==> flow/design.v <==
parameter DATA_LENGTH = 8;
`timescale 1ns / 1ps
module neuron01_LLIF
	#(
	parameter DATA_LENGTH = 8
	)
	(
    input                           i_clk,
    input							i_rst,
    input		[DATA_LENGTH-1:0]	i_spike,
    output reg						o_spike
    );
    reg			[DATA_LENGTH-1:0]	r_internal_state;
    reg			[DATA_LENGTH-1:0]	r_threshold = 200;
	reg			[2:0]				r_decay_ratio = 3;
    always@( posedge i_clk ) begin
		if( i_rst == 1 ) begin
			r_internal_state <= 0;
			o_spike <= 0;
		end else begin
			if( r_internal_state + i_spike < r_decay_ratio ) begin
				r_internal_state <= 0;
				o_spike <= 0;
			end else begin
				if( r_internal_state < r_threshold ) begin
					r_internal_state <= r_internal_state - r_decay_ratio + i_spike;
					o_spike <= 0;
				end else begin
					r_internal_state <= 0;
					o_spike <= 1;
				end
			end
		end
	end
endmodule
== Reports on neuron01_LLIF ==
The steps from the RTL of neuron01_LLIF to its reports follow in flow order.
Lines are those of the file above, counted from 1.
Operators: Yosys type, input widths -> output width; for muxes data width and select width s.
Not given: n/a

* Top module: neuron01_LLIF
* Clock input: i_clk
* Cell library: sky130hd
* Timing corner: tt_025C_1v80

== Elaborated design ==
Counts by Yosys on the flattened word-level netlist (proc, flatten, opt, wreduce; memories kept). Register bits leave out memories and registers merged into their read ports (data or address); mux counts leave out enables and synchronous resets folded into registers. Print and check cells are left out. Cells with the same type and inputs are merged into one.

* Bits in registers: 9
* Bits of input ports: 10
* Output and inout port bits: 1
* Elaborated cells: 11

* $add $sub $neg: 3
* Order comparisons: 2
* Multiplexer cells: 1
* Bitwise operators: 1
* Reduce/logical cells: 2

{| class="wikitable"
|+ Operators by type and width
! operator !! count
|-
| $add 8x8->8 || 2
|-
| $sub 8x2->8 const B || 1
|-
| $lt 8x2->1 const B || 1
|-
| $lt 8x8->1 const B || 1
|-
| $reduce_or 3->1 || 1
|-
| $reduce_or 2->1 || 1
|-
| $not 1->1 || 1
|-
| $mux 1 || 1
|}

== Logic depth ==
Longest topological path by Yosys (ltp), each cell counted once; first at word level (registers and memories cut), then after technology mapping (sequential cells cut; the memories' decode and read muxes count).

* Depth in word-level cells: 3
* ABC_AREA: 0
* Mapped depth: 11
* Gate-level depth less buffers: 11

== Synthesis result ==
Source: synth_stat.txt of the flow (Yosys; design flattened, memories mapped). It holds for the ABC_AREA given above (unset counts as 0); a run with the other value may have another netlist.
Totals and module areas in this step are rounded.

{| class="wikitable"
|+ Cells by type
! cell !! count !! total area (um^2)
|-
| sky130_fd_sc_hd__ha_1 || 19 || 237.728
|-
| sky130_fd_sc_hd__dfxtp_1 || 9 || 180.173
|-
| sky130_fd_sc_hd__inv_1 || 27 || 101.347
|-
| sky130_fd_sc_hd__fa_1 || 3 || 60.058
|-
| sky130_fd_sc_hd__nor3_1 || 6 || 30.029
|-
| sky130_fd_sc_hd__o41ai_4 || 1 || 27.526
|-
| sky130_fd_sc_hd__xnor2_1 || 3 || 26.275
|-
| sky130_fd_sc_hd__a21oi_1 || 5 || 25.024
|-
| sky130_fd_sc_hd__nor3b_1 || 3 || 22.522
|-
| sky130_fd_sc_hd__nand3_1 || 4 || 20.019
|-
| sky130_fd_sc_hd__o21ai_0 || 4 || 20.019
|-
| sky130_fd_sc_hd__nor2b_1 || 3 || 18.768
|-
| sky130_fd_sc_hd__nor4_1 || 3 || 18.768
|-
| sky130_fd_sc_hd__nor4b_1 || 2 || 17.517
|-
| sky130_fd_sc_hd__xor2_1 || 2 || 17.517
|-
| sky130_fd_sc_hd__o21ai_4 || 1 || 16.266
|-
| sky130_fd_sc_hd__o21a_1 || 2 || 15.014
|-
| sky130_fd_sc_hd__a31oi_1 || 2 || 12.512
|}

Other cell types: 20; their cells: 24.

* Cells in the netlist: 123
* Mapped area: 1040 um^2
* Area of sequential cells: 180 um^2
* Flip-flop cells: 9
* Buffer cells: 2

== Timing after synthesis ==
Path of least setup slack by OpenSTA after synthesis, without wires, with an ideal clock, recovery checks aside; 20% of the period is set as input and as output delay. Where synthesis merged equal registers, the netlist keeps one of their names.

* Kind: input -> register
* Start point: input port i_spike[1]
* End point: register r_internal_state[3]
* Clock period: 2.23 ns
* External input delay: 0.446 ns
* Library setup time: 0.138 ns
* Launch time at the first pin: 0.446 ns
* Data arrival time: 2.227 ns
* Data required time: 2.092 ns
* Setup slack: -0.136 ns
* Delay of the path: 1.919 ns
* Driving pins on the path: 7
* Buffers on the path: 0
* Synthesis period reached: 2.366 ns

"delay of the path" = arrival - input delay + setup time.
"driving pins on the path" counts driving pins, that of a launching flip-flop among them; a cell with two outputs on the path counts twice.
"synthesis period reached" is the clock period less the worst setup slack; recovery checks do not enter. This is arithmetic on one report: input and output delays are still those of the set period (20% each).
Between the ends stands the longest chain of elaborated cells between them, by number of cells; it is not shown to be the way that was timed. Of several equally long chains one is given.
Each line given opens the expression or statement behind the cell; cells for indexed reads and writes are added by Yosys, which also makes memories of some case tables.
A register here has more assigning lines than the two given.

* Cells stage by stage: sky130_fd_sc_hd__ha_1 sky130_fd_sc_hd__fa_1 sky130_fd_sc_hd__a31oi_1 sky130_fd_sc_hd__xnor2_1 sky130_fd_sc_hd__or3_4 sky130_fd_sc_hd__o41ai_4 sky130_fd_sc_hd__nor4_1
* Cells in the longest elaborated chain: 3
* Elaborated cells between the ends (all ways): 4
* RTL lines with such cells: 2
* Classes of those cells: add/sub (2); compare (1); reduce/logical (1)

{| class="wikitable"
|+ Ends and longest elaborated chain, after synthesis
! item !! line !! text
|-
| start, declared || 10 || <nowiki>input [DATA_LENGTH-1:0] i_spike,</nowiki>
|-
| $add 8x8->8 || 21 || <nowiki>if( r_internal_state + i_spike < r_decay_ratio ) begin</nowiki>
|-
| $lt 8x2->1 || 21 ||
|-
| $reduce_or 3->1 || n/a ||
|-
| end, assigned || 22 || <nowiki>r_internal_state <= 0;</nowiki>
|-
| end, assigned || 26 || <nowiki>r_internal_state <= r_internal_state - r_decay_ratio + i_spike;</nowiki>
|-
| end, declared || 13 || <nowiki>reg [DATA_LENGTH-1:0] r_internal_state;</nowiki>
|}

== Path in the finished layout ==
Path of least setup slack in the final report of record 1 (OpenROAD, finished layout, wires in). Where an end is a register, its clock arrival counts in the times.

* Kind: input -> register
* Start point: input port i_spike[1]
* End point: register r_internal_state[5]
* Clock period: 2.92 ns
* External input delay: 0.58 ns
* Library setup time: 0.13 ns
* Launch time at the first pin: 0.58 ns
* Data arrival time: 3.00 ns
* Data required time: 3.05 ns
* Setup slack: 0.05 ns
* Driving pins on the path: 9
* Buffers on the path: 2

Between the ends stands the longest chain of elaborated cells between them, by number of cells; it is not shown to be the way that was timed. Of several equally long chains one is given.
A register here has more assigning lines than the two given.

* Cells stage by stage: sky130_fd_sc_hd__clkdlybuf4s50_1 sky130_fd_sc_hd__ha_1 sky130_fd_sc_hd__fa_1 sky130_fd_sc_hd__a31oi_1 sky130_fd_sc_hd__xnor2_1 sky130_fd_sc_hd__or3_4 sky130_fd_sc_hd__o41ai_4 sky130_fd_sc_hd__buf_6 sky130_fd_sc_hd__nor4_1
* Cells in the longest elaborated chain: 3
* Elaborated cells between the ends (all ways): 4
* RTL lines with such cells: 2
* Classes of those cells: add/sub (2); compare (1); reduce/logical (1)

{| class="wikitable"
|+ Ends and longest elaborated chain, post-layout
! item !! line !! text
|-
| start, declared || 10 || <nowiki>input [DATA_LENGTH-1:0] i_spike,</nowiki>
|-
| $add 8x8->8 || 21 || <nowiki>if( r_internal_state + i_spike < r_decay_ratio ) begin</nowiki>
|-
| $lt 8x2->1 || 21 ||
|-
| $reduce_or 3->1 || n/a ||
|-
| end, assigned || 22 || <nowiki>r_internal_state <= 0;</nowiki>
|-
| end, assigned || 26 || <nowiki>r_internal_state <= r_internal_state - r_decay_ratio + i_spike;</nowiki>
|-
| end, declared || 13 || <nowiki>reg [DATA_LENGTH-1:0] r_internal_state;</nowiki>
|}

==> runs of neuron01_LLIF <==
Top module neuron01_LLIF; platform sky130hd; tools Yosys and OpenROAD; 2 stored runs in no particular order. Input and output delays are each 20% of the period that was set; the output load is 0.01 pF.
"clock period achieved" means the clock period less the worst setup slack. The figure is calculated, with input and output delays left at 20% of the set period.
"critical path time": the worst setup path's part of the clock period (all of it between registers, 20% less for each end at a port) less its slack. A launch clock that arrives late makes it longer, a capture clock that arrives late makes it shorter.
"power consumption" is the tool's figure for a default switching activity; nothing was simulated.
Results are given in rounded form.

=== Record 1 ===
{| class="wikitable"
! Setting !! Value
|-
| period_ns || 2.92
|-
| CORE_UTILIZATION || 70
|-
| PLACE_DENSITY_LB_ADDON || 0.12
|-
| CORE_ASPECT_RATIO || 1.27
|-
| CORE_MARGIN || 6
|-
| CTS_CLUSTER_SIZE || 86
|-
| CTS_CLUSTER_DIAMETER || 179
|-
| CAP_MARGIN || 40
|-
| SLEW_MARGIN || 20
|-
! Result !! Value
|-
| Synthesized cell area || 1040 um^2
|-
| Die size || 2560 um^2
|-
| Standard-cell area of the final layout || 1250 um^2
|-
| Post-route utilization || 0.915
|-
| Smallest setup slack || 0.047 ns
|-
| Sum of negative setup slack || 0.000 ns
|-
| Worst-case hold slack || 0.621 ns
|-
| Power consumption || 1.13 mW
|-
| Clock period achieved || 2.873 ns
|-
| Critical path time || 2.29 ns
|-
| Kind of the worst setup path || input -> register
|}

=== Record 2 ===
{| class="wikitable"
! Setting !! Value
|-
| period_ns || 2.17
|-
| CORE_UTILIZATION || 61
|-
| PLACE_DENSITY || 0.85
|-
| CORE_ASPECT_RATIO || 1.56
|-
| CELL_PAD_IN_SITES_GLOBAL_PLACEMENT || 1
|-
| ABC_AREA || 0
|-
| CTS_CLUSTER_SIZE || 48
|-
| CTS_CLUSTER_DIAMETER || 300
|-
| CAP_MARGIN || 20
|-
| SLEW_MARGIN || 40
|-
| MAX_ROUTING_LAYER || met5
|-
| CORE_MARGIN || 2
|}
Stopped before the end: placement reported GPL-0301.
